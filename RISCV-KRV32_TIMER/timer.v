==> flow/design.v <==
`timescale 1ns / 1ps
module timer( input  wire clk,
              input  wire rst,
              input  wire [31:0] addr,
              input  wire [31:0] wdata,
              input  wire [3:0]  wr,
              input  wire        rstrb,
              output reg  [31:0] rdata,
              output wire        irq);
   reg [63:0] mtime;
    reg [63:0] mtimecmp;
    always @(posedge clk or posedge rst) begin
        if (rst)
            mtime <= 64'd0;
        else
            mtime <= mtime + 1;
    end
    wire timer_sel = (addr[31:16] == 16'h4000);
    always @(posedge clk) begin
        if (timer_sel && |wr) begin
            case (addr[3:2])
                2'b10: begin  
                    if (wr[0]) mtimecmp[7:0]   <= wdata[7:0];
                    if (wr[1]) mtimecmp[15:8]  <= wdata[15:8];
                    if (wr[2]) mtimecmp[23:16] <= wdata[23:16];
                    if (wr[3]) mtimecmp[31:24] <= wdata[31:24];
                end
                2'b11: begin  
                    if (wr[0]) mtimecmp[39:32] <= wdata[7:0];
                    if (wr[1]) mtimecmp[47:40] <= wdata[15:8];
                    if (wr[2]) mtimecmp[55:48] <= wdata[23:16];
                    if (wr[3]) mtimecmp[63:56] <= wdata[31:24];
                end
            endcase
        end
    end
    always @(*) begin
        rdata = 32'd0;
        if (timer_sel && rstrb) begin
            case (addr[3:2])
                2'b00: rdata = mtime[31:0];
                2'b01: rdata = mtime[63:32];
                2'b10: rdata = mtimecmp[31:0];
                2'b11: rdata = mtimecmp[63:32];
            endcase
        end
    end
    assign irq = (mtime >= mtimecmp);
endmodule
# From RTL to reports: timer

The steps from the RTL of timer to its reports follow in flow order.
Line numbers count from 1 in the design file above.
Operators: Yosys type, input widths -> output width; for muxes data width and select width s.
Cell names lack the library's common part.
A cell with -- has no value.

Top module: timer
Clock: clk
Cell library: sky130hd
Corner: tt_025C_1v80

# After elaboration

Source: Yosys, flattened and elaborated, memories not mapped. Widths are those after wreduce. Registers that Yosys merges into a memory's read port (data or address) are not register bits. Print and check cells do not count. Equal cells are merged and count once.

Register bits: 128
Latch bits: 0
Output and inout bits: 33
Input port bits: 71
Memory bits (writable): 0
Memories: 0
ROM bits: 0
Clocked read ports x word width: 0

Order comparisons: 1
Reductions and logical operators: 12
Bitwise logic cells: 0
Multiply operators: 0
Divide/modulo/power cells: 0
Multiplexer cells: 2
Add/subtract/negate cells: 1
Shifts and indexed selects: 0
Equal/unequal tests: 4

Operators by type and width:

| cell                  | number |
| $pmux 32 s4           | 1 |
| $add 64x1->64 const B | 1 |
| $ge 64x64->1          | 1 |
| $mux 32               | 1 |
| $reduce_and 3->1      | 8 |
| $eq 16x15->1 const B  | 1 |
| $eq 2x2->1 const B    | 2 |
| $reduce_or 4->1       | 1 |
| $logic_and 1x1->1     | 2 |
| $eq 2x1->1 const B    | 1 |
| $logic_not 2->1       | 1 |

# Logic depth

Depth = most cells in a row (Yosys ltp): at word level without a register or memory, in the mapped netlist without a sequential cell, where the memories' decode and read muxes count.

Word-level depth: 3
ABC_AREA: 0
Gate-level depth with buffers: 8
Depth with buffers taken out: 8

# Netlist

Source: synth_stat.txt of the flow (Yosys; design flattened, memories mapped). It holds for the ABC_AREA given above (unset counts as 0); a run with the other value may have another netlist.
The area totals of this step are shown rounded.

Cell types:

| cell     | number | total area (µm²) |
| edfxtp_1 | 64     | 1.92E+03 |
| dfrtp_1  | 64     | 1.6E+03 |
| ha_1     | 65     | 813.28 |
| mux4_2   | 31     | 698.17 |
| xnor2_1  | 37     | 324.061 |
| inv_1    | 70     | 262.752 |
| xor2_1   | 24     | 210.202 |
| nor2b_1  | 33     | 206.448 |
| nand4_1  | 27     | 168.912 |
| nand3_1  | 29     | 145.139 |
| nand2_1  | 38     | 142.637 |
| a21oi_1  | 25     | 125.12 |
| a21o_1   | 12     | 90.086 |
| and3_1   | 13     | 81.328 |
| nor2_1   | 20     | 75.072 |
| nor4_1   | 9      | 56.304 |
| and4_1   | 5      | 43.792 |
| nor4_4   | 2      | 42.541 |

Other cell types: 28; their cells: 58.

Cells in the netlist: 626
Synthesis area: 7400 µm²
Flip-flop cells: 128

# Path before layout

Source: OpenSTA report_checks on the synthesized netlist (no wires, ideal clock, input and output delay 20% of the period each), path of least setup slack; recovery checks are left aside. Register names are those of the netlist, which keeps one name where synthesis merged equal registers.

Kind: input -> output
Start point: input addr[3]
End point: output rdata[23]
Period: 2930 ps
Required time: 2344 ps
Stages on the path: 4
Path buffers: 2
Arrival time: 1983 ps
Delay of the path: 1397 ps
Slack: 361 ps
Time at the first pin: 586 ps
Synthesis period reached: 2569 ps

"delay of the path" is the arrival time less input delay plus setup time.
A path that ends at an output port has no setup time.
"stages on the path": output pins that drive a net of the path, with the launching flip-flop's if there is one; two outputs of one cell count as two.
"synthesis period reached" is the clock period less the worst setup slack; recovery checks do not enter. This is arithmetic on one report: input and output delays are still those of the set period (20% each).
Between the ends stands the longest chain of elaborated cells between them, by number of cells; it is not shown to be the way that was timed. Of several equally long chains one is given.
Each line given opens the expression or statement behind the cell; cells for indexed reads and writes are added by Yosys, which also makes memories of some case tables.

Path through: clkbuf_1 > clkbuf_1 > mux4_2 > nor2b_1
Cells in the longest elaborated chain: 3

RTL lines, path post-synthesis:

| what            | RTL line | source |
| start, declared | 4        | `input  wire [31:0] addr,` |
| $eq 2x2->1      | 40       | `case (addr[3:2])` |
| $pmux 32 s4     | 40       |  |
| $mux 32         | 39       | `if (timer_sel && rstrb) begin` |
| end, declared   | 8        | `output reg  [31:0] rdata,` |

# Worst path after layout

From the final timing report of entry A: the path of least setup slack in the routed layout; clock arrival at registers is part of the times.
The path's times are printed in steps of 10 ps; the period is the one set.

Kind: register -> output
Start point: register mtime[5]
End point: output irq
Time at the first pin: 430 ps
Period: 4530 ps
Arrival time: 3430 ps
Required time: 3620 ps
Path buffers: 1
Slack: 190 ps
Stages on the path: 9

Between the ends stands the longest chain of elaborated cells between them, by number of cells; it is not shown to be the way that was timed. Of several equally long chains one is given.

Path through: dfrtp_1 > ha_1 > a21oi_1 > o21ai_0 > a221o_1 > o31a_1 > nor4_1 > o21ai_0 > clkdlybuf4s50_1
Cells in the longest elaborated chain: 1

RTL lines, path post-layout:

| what            | RTL line | source |
| start, declared | 10       | `reg [63:0] mtime;` |
| start, assigned | 14       | `mtime <= 64'd0;` |
| start, assigned | 16       | `mtime <= mtime + 1;` |
| $ge 64x64->1    | 48       | `assign irq = (mtime >= mtimecmp);` |
| end, declared   | 9        | `output wire        irq);` |

Design timer on sky130hd. What follows are 2 stored runs of the flow, each under its own settings; their order means nothing. The constraints put input and output delay at 20% of the set period each and load the outputs with 0.01 pF.
"clock period reached" means the clock period less the worst setup slack. The figure is calculated, with input and output delays left at 20% of the set period.
"worst setup path time" = time allowed to the worst setup path (clock period - input delay - output delay, where it has them) - its slack; a late launch clock adds to it, a late capture clock takes from it.
"power consumption": no workload was simulated; the value follows from the tool's default switching activity.
"worst setup path time" is given in steps of 10 ps.
Measured values are rounded.
Among the settings, - means not set for that run.

| item                                   | entry A            | entry B            |
| period_ns                              | 4.53               | 2.64               |
| CORE_UTILIZATION                       | 25                 | 47                 |
| PLACE_DENSITY_LB_ADDON                 | 0.01               | -                  |
| CELL_PAD_IN_SITES_DETAIL_PLACEMENT     | 2                  | -                  |
| CTS_CLUSTER_SIZE                       | 33                 | -                  |
| MIN_ROUTING_LAYER                      | met1               | -                  |
| MAX_ROUTING_LAYER                      | met4               | -                  |
| CAP_MARGIN                             | 20                 | 20                 |
| CORE_MARGIN                            | 2                  | 2                  |
| SLEW_MARGIN                            | 20                 | 20                 |
| Yosys chip area after synthesis (µm²)  | 7400               | 7400               |
| full die area (µm²)                    | 31000              | 17000              |
| standard-cell area after routing (µm²) | 9500               | 10000              |
| utilization after routing (%)          | 32                 | 65                 |
| smallest setup slack (ps)              | 190                | -420               |
| summed negative setup slack (ps)       | 0                  | -420               |
| worst hold slack (ps)                  | 520                | 430                |
| power consumption (W)                  | 0.0029             | 0.0047             |
| clock period reached (ps)              | 4338               | 3062               |
| worst setup path time (ps)             | 3430               | 2530               |
| class of the worst setup path          | register -> output | register -> output |
