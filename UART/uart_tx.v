==> flow/design.v <==
module uart_tx (
    input  wire clk,
    input  wire reset,
    input  wire start,
    input  wire [7:0] data,
    output reg  tx,
    output wire ready
);
    parameter CLK_FREQ = 100_000_000;
    parameter BAUD     = 9600;
    localparam DIVIDER = CLK_FREQ / BAUD;
    reg [$clog2(DIVIDER)-1:0] baud_counter;
    reg baud_tick;
    reg [3:0] bit_index;
    reg [7:0] shift_reg;
    reg tx_busy;
    assign ready = ~tx_busy;
    always @(posedge clk) begin
        if (reset) begin
            baud_counter <= 0;
            baud_tick    <= 0;
        end else if (baud_counter == DIVIDER-1) begin
            baud_counter <= 0;
            baud_tick    <= 1'b1;
        end else begin
            baud_counter <= baud_counter + 1;
            baud_tick    <= 1'b0;
        end
    end
    always @(posedge clk) begin
        if (reset) begin
            tx        <= 1'b1;   
            tx_busy   <= 1'b0;
            bit_index <= 0;
        end else begin
            if (!tx_busy && start) begin
                tx_busy   <= 1'b1;
                shift_reg <= data;
                tx        <= 1'b0;    
                bit_index <= 0;
            end
            else if (tx_busy && baud_tick) begin
                if (bit_index < 8) begin
                    tx <= shift_reg[bit_index];
                    bit_index <= bit_index + 1;
                end else if (bit_index == 8) begin
                    tx <= 1'b1;   
                    bit_index <= bit_index + 1;
                end else begin
                    tx_busy <= 1'b0;  
                end
            end
        end
    end
endmodule
# Step by step through the tools: uart_tx
# Tool output for the design above, in the order of the flow.
# Line numbers count from 1 in the design file above.
# Operators: Yosys type, input widths -> output width; for muxes data width and select width s.
# A cell with - has no value.
[inputs]
top_module = "uart_tx"
clock_port = "clk"
library = "sky130hd"
lib_corner = "tt_025C_1v80"

# After elaboration
# Counts by Yosys on the flattened word-level netlist (proc, flatten, opt, wreduce; memories kept). Register bits leave out memories and registers merged into their read ports (data or address). Print and check cells are left out. Cells with the same type and inputs are merged into one.
[bits]
in_bits = 11
word_cells = 39
clocked_rd_ports_x_width = 0
romBits = 0
memories = 0
regBits = 29
latch_bits = 0
mem_bits_rw = 0
output_inout_bits = 2
[op_classes]
addsub = 2
n_div = 0
multipliers = 0
n_cmp = 1
reduce_and_logical = 12
n_mux = 11
bitwise = 2
n_shift = 1
n_eq = 4
[op_table]
columns = ["cell", "count"]
rows = [
  ["$add 14x1->14 const B", 1],
  ["$eq 14x14->1 const B", 1],
  ["$mux 1", 9],
  ["$shiftx 8x4->1", 1],
  ["$mux 4", 2],
  ["$reduce_and 2->1", 3],
  ["$ne 2x2->1 const B", 2],
  ["$reduce_bool 2->1", 2],
  ["$reduce_or 2->1", 2],
  ["$add 4x1->4 const B", 1],
  ["$lt 4x4->1 const B", 1],
  ["$eq 4x4->1 const B", 1],
  ["$reduce_and 3->1", 1],
  ["$reduce_bool 3->1", 1],
  ["$logic_and 1x1->1", 2],
  ["$not 1->1", 2],
  ["$logic_not 1->1", 1],
]

# Depth
# Longest topological path by Yosys (ltp), each cell counted once; first at word level (registers and memories cut), then after technology mapping (sequential cells cut; the memories' decode and read muxes count).
[logic_depth]
ltp_word = 5
ABC_AREA = 1
mapped_depth = 8

# Netlist
# Yosys stat after the flow's synthesis: flattened, memories mapped to cells. It holds for the ABC_AREA given above (unset counts as 0); a run with the other value may have another netlist.
# Totals and module areas in this step are rounded.
[by_type]
columns = ["cell_type", "count", "type_area_um2"]
rows = [
  ["sky130_fd_sc_hd__dfxtp_1", 21, 420.403],
  ["sky130_fd_sc_hd__edfxtp_1", 8, 240.23],
  ["sky130_fd_sc_hd__nand2_1", 39, 146.39],
  ["sky130_fd_sc_hd__nand3_1", 18, 90.086],
  ["sky130_fd_sc_hd__nor2_1", 17, 63.811],
  ["sky130_fd_sc_hd__nor2_2", 10, 62.56],
  ["sky130_fd_sc_hd__inv_1", 12, 45.043],
  ["sky130_fd_sc_hd__xor2_1", 5, 43.792],
  ["sky130_fd_sc_hd__ha_1", 3, 37.536],
  ["sky130_fd_sc_hd__a21oi_1", 6, 30.029],
  ["sky130_fd_sc_hd__a21oi_2", 3, 26.275],
  ["sky130_fd_sc_hd__nand4_1", 4, 25.024],
  ["sky130_fd_sc_hd__nand2_8", 1, 20.019],
  ["sky130_fd_sc_hd__inv_2", 4, 15.014],
  ["sky130_fd_sc_hd__a31oi_1", 2, 12.512],
  ["sky130_fd_sc_hd__nand2_4", 1, 11.261],
  ["sky130_fd_sc_hd__nor2_4", 1, 11.261],
  ["sky130_fd_sc_hd__nand3_2", 1, 10.01],
]
# Not listed: further types 6, cells in them 6.
[synth_totals]
stdcells = 162
seqArea_mm2 = 0.0006606
ff_cells = 29
n_buf = 0
yosys_area_mm2 = 0.001355

# Worst setup path after synthesis
# Path of least setup slack by OpenSTA after synthesis, without wires, with an ideal clock, recovery checks aside; 20% of the period is set as input and as output delay. Where synthesis merged equal registers, the netlist keeps one of their names.
[synth_path]
path_type = "input port to flip-flop"
from = "input port start"
to = "register shift_reg[0]"
path_buffers = 0
input_delay_ns = 0.582
setup_ns = 0.374
path_delay_ns = 0.846
period_ns = 2.91
setup_slack_ns = 1.482
arrival_ns = 1.054
driving_pins = 2
synth_period_reached_ns = 1.428
# "path_delay_ns" is the arrival time less input delay plus setup time.
# "driving_pins" counts driving pins, that of a launching flip-flop among them; a cell with two outputs on the path counts twice.
# "synth_period_reached_ns" = period - worst setup slack (recovery checks aside). The figure is calculated, with input and output delays left at 20% of the set period.
# The rows between start and end are the longest chain of elaborated cells between them; the timing report does not say that the signal goes this way. Where chains are equally long, one stands for them.
# Each line given opens the expression or statement behind the cell; cells for indexed reads and writes are added by Yosys, which also makes memories of some case tables.
[synth_via]
cell_sequence = "sky130_fd_sc_hd__nand2_1 sky130_fd_sc_hd__nor2_1"
elab_chain_len = 2
cells_between = 2
lines_between = 1
cone_classes = "2 x reduce/logical"
[synth_lines]
columns = ["element", "line_no", "text"]
rows = [
  ["from (decl)", 4, "input  wire start,"],
  ["$logic_and 1x1->1", 36, "if (!tx_busy && start) begin"],
  ["$reduce_and 2->1", "-", ""],
  ["to (assign)", 38, "shift_reg <= data;"],
  ["to (decl)", 15, "reg [7:0] shift_reg;"],
]

# Timing after layout
# From the final timing report of run 1: the path of least setup slack in the routed layout; clock arrival at registers is part of the times.
[layout_path]
path_type = "flip-flop to output port"
from = "register tx_busy"
to = "output port ready"
arrival_ns = 1.04
setup_slack_ns = 0.12
output_delay_ns = 0.29
path_buffers = 1
period_ns = 1.46
driving_pins = 3
# The rows between start and end are the longest chain of elaborated cells between them; the timing report does not say that the signal goes this way. Where chains are equally long, one stands for them.
# At most two assigning lines are given for a register; there are more.
[layout_via]
cell_sequence = "sky130_fd_sc_hd__dfxtp_1 sky130_fd_sc_hd__inv_1 sky130_fd_sc_hd__dlygate4sd2_1"
elab_chain_len = 1
cells_between = 1
lines_between = 1
cone_classes = "1 x logic"
[layout_lines]
columns = ["element", "line_no", "text"]
rows = [
  ["from (decl)", 16, "reg tx_busy;"],
  ["from (assign)", 33, "tx_busy   <= 1'b0;"],
  ["from (assign)", 37, "tx_busy   <= 1'b1;"],
  ["$not 1->1", 17, "assign ready = ~tx_busy;"],
  ["to (decl)", 7, "output wire ready"],
]

Memo
Re: implementation data of uart_tx

Design uart_tx on sky130hd. What follows are 2 stored runs of the flow, each under its own settings; their order means nothing. The constraints put input and output delay at 20% of the set period each and load the outputs with 0.01 pF.
"clock_period_reached_ns" means the clock period less the worst setup slack. The figure is calculated, with input and output delays left at 20% of the set period.
"timing.worst_path_ns" is the time allowed to the run's worst setup path (the clock period less input and output delay, where it has them) less its slack. Clock arrival times count: a late capture clock shortens it, a late launch clock lengthens it.
"design_power_w" rests on the timing tool's default activity at the inputs, not on a simulated workload.
The results are shown rounded.

# run 1
==> flow/run.sh <==
#!/bin/bash
# the make line also repeats the synthesis and layout settings of config.mk as NAME=value (left out here)
make -C /OpenROAD-flow-scripts/flow DESIGN_CONFIG=/design/flow/config.mk WORK_HOME=/design/flow/orfs CLKGATE_MAP_FILE= finish
==> flow/config.mk <==
export PLATFORM = sky130hd
export DESIGN_NAME = uart_tx
export DESIGN_NICKNAME = uart_tx
export VERILOG_FILES = /design/flow/design.v
export SDC_FILE = /design/flow/constraint.sdc
export NUM_CORES = 4
export LEC_CHECK = 0
export ABC_AREA = 1
export CAP_MARGIN = 20
export CORE_ASPECT_RATIO = 1.54
export CORE_MARGIN = 9
export CORE_UTILIZATION = 70
export CTS_CLUSTER_DIAMETER = 372
export CTS_CLUSTER_SIZE = 28
export GPL_ROUTABILITY_DRIVEN = 1
export MIN_ROUTING_LAYER = met1
export PLACE_DENSITY_LB_ADDON = 0.07
export SLEW_MARGIN = 15
==> flow/constraint.sdc <==
create_clock -name core_clock -period 1.46 [get_ports {clk}]
set_input_delay 0.2920 -clock core_clock [delete_from_list [all_inputs] [get_ports {clk}]]
set_output_delay 0.2920 -clock core_clock [all_outputs]
set_load 0.01 [all_outputs]

==> run 1: results <==
clock_period_reached_ns=1.336
timing.worst_path_ns=1.04
critical_path_type="flip-flop to output port"
synth_area_mm2=0.001355
timing.setup.tns_ns=0.000
design_power_w=0.001429
layout_utilization_frac=0.88
worstSetupSlack_ns=0.124
die_area_mm2=0.003881

# run 2
==> flow/run.sh <==
#!/bin/bash
# the make line also repeats the synthesis and layout settings of config.mk as NAME=value (left out here)
make -C /OpenROAD-flow-scripts/flow DESIGN_CONFIG=/design/flow/config.mk WORK_HOME=/design/flow/orfs CLKGATE_MAP_FILE= finish
==> flow/config.mk <==
export PLATFORM = sky130hd
export DESIGN_NAME = uart_tx
export DESIGN_NICKNAME = uart_tx
export VERILOG_FILES = /design/flow/design.v
export SDC_FILE = /design/flow/constraint.sdc
export NUM_CORES = 4
export LEC_CHECK = 0
export CAP_MARGIN = 35
export CELL_PAD_IN_SITES_GLOBAL_PLACEMENT = 1
export CORE_MARGIN = 3
export CORE_UTILIZATION = 49
export CTS_CLUSTER_DIAMETER = 25
export CTS_CLUSTER_SIZE = 47
export GPL_ROUTABILITY_DRIVEN = 0
export GPL_TIMING_DRIVEN = 0
export HOLD_SLACK_MARGIN = 0.06
export MIN_ROUTING_LAYER = met1
export PLACE_DENSITY = 0.78
export SLEW_MARGIN = 20
==> flow/constraint.sdc <==
create_clock -name core_clock -period 1.18 [get_ports {clk}]
set_input_delay 0.2360 -clock core_clock [delete_from_list [all_inputs] [get_ports {clk}]]
set_output_delay 0.2360 -clock core_clock [all_outputs]
set_load 0.01 [all_outputs]

==> run 2: results <==
clock_period_reached_ns=1.269
timing.worst_path_ns=1.27
critical_path_type="flip-flop to flip-flop"
synth_area_mm2=0.001271
timing.setup.tns_ns=-1.019
design_power_w=0.001733
layout_utilization_frac=0.712
worstSetupSlack_ns=-0.089
die_area_mm2=0.003242
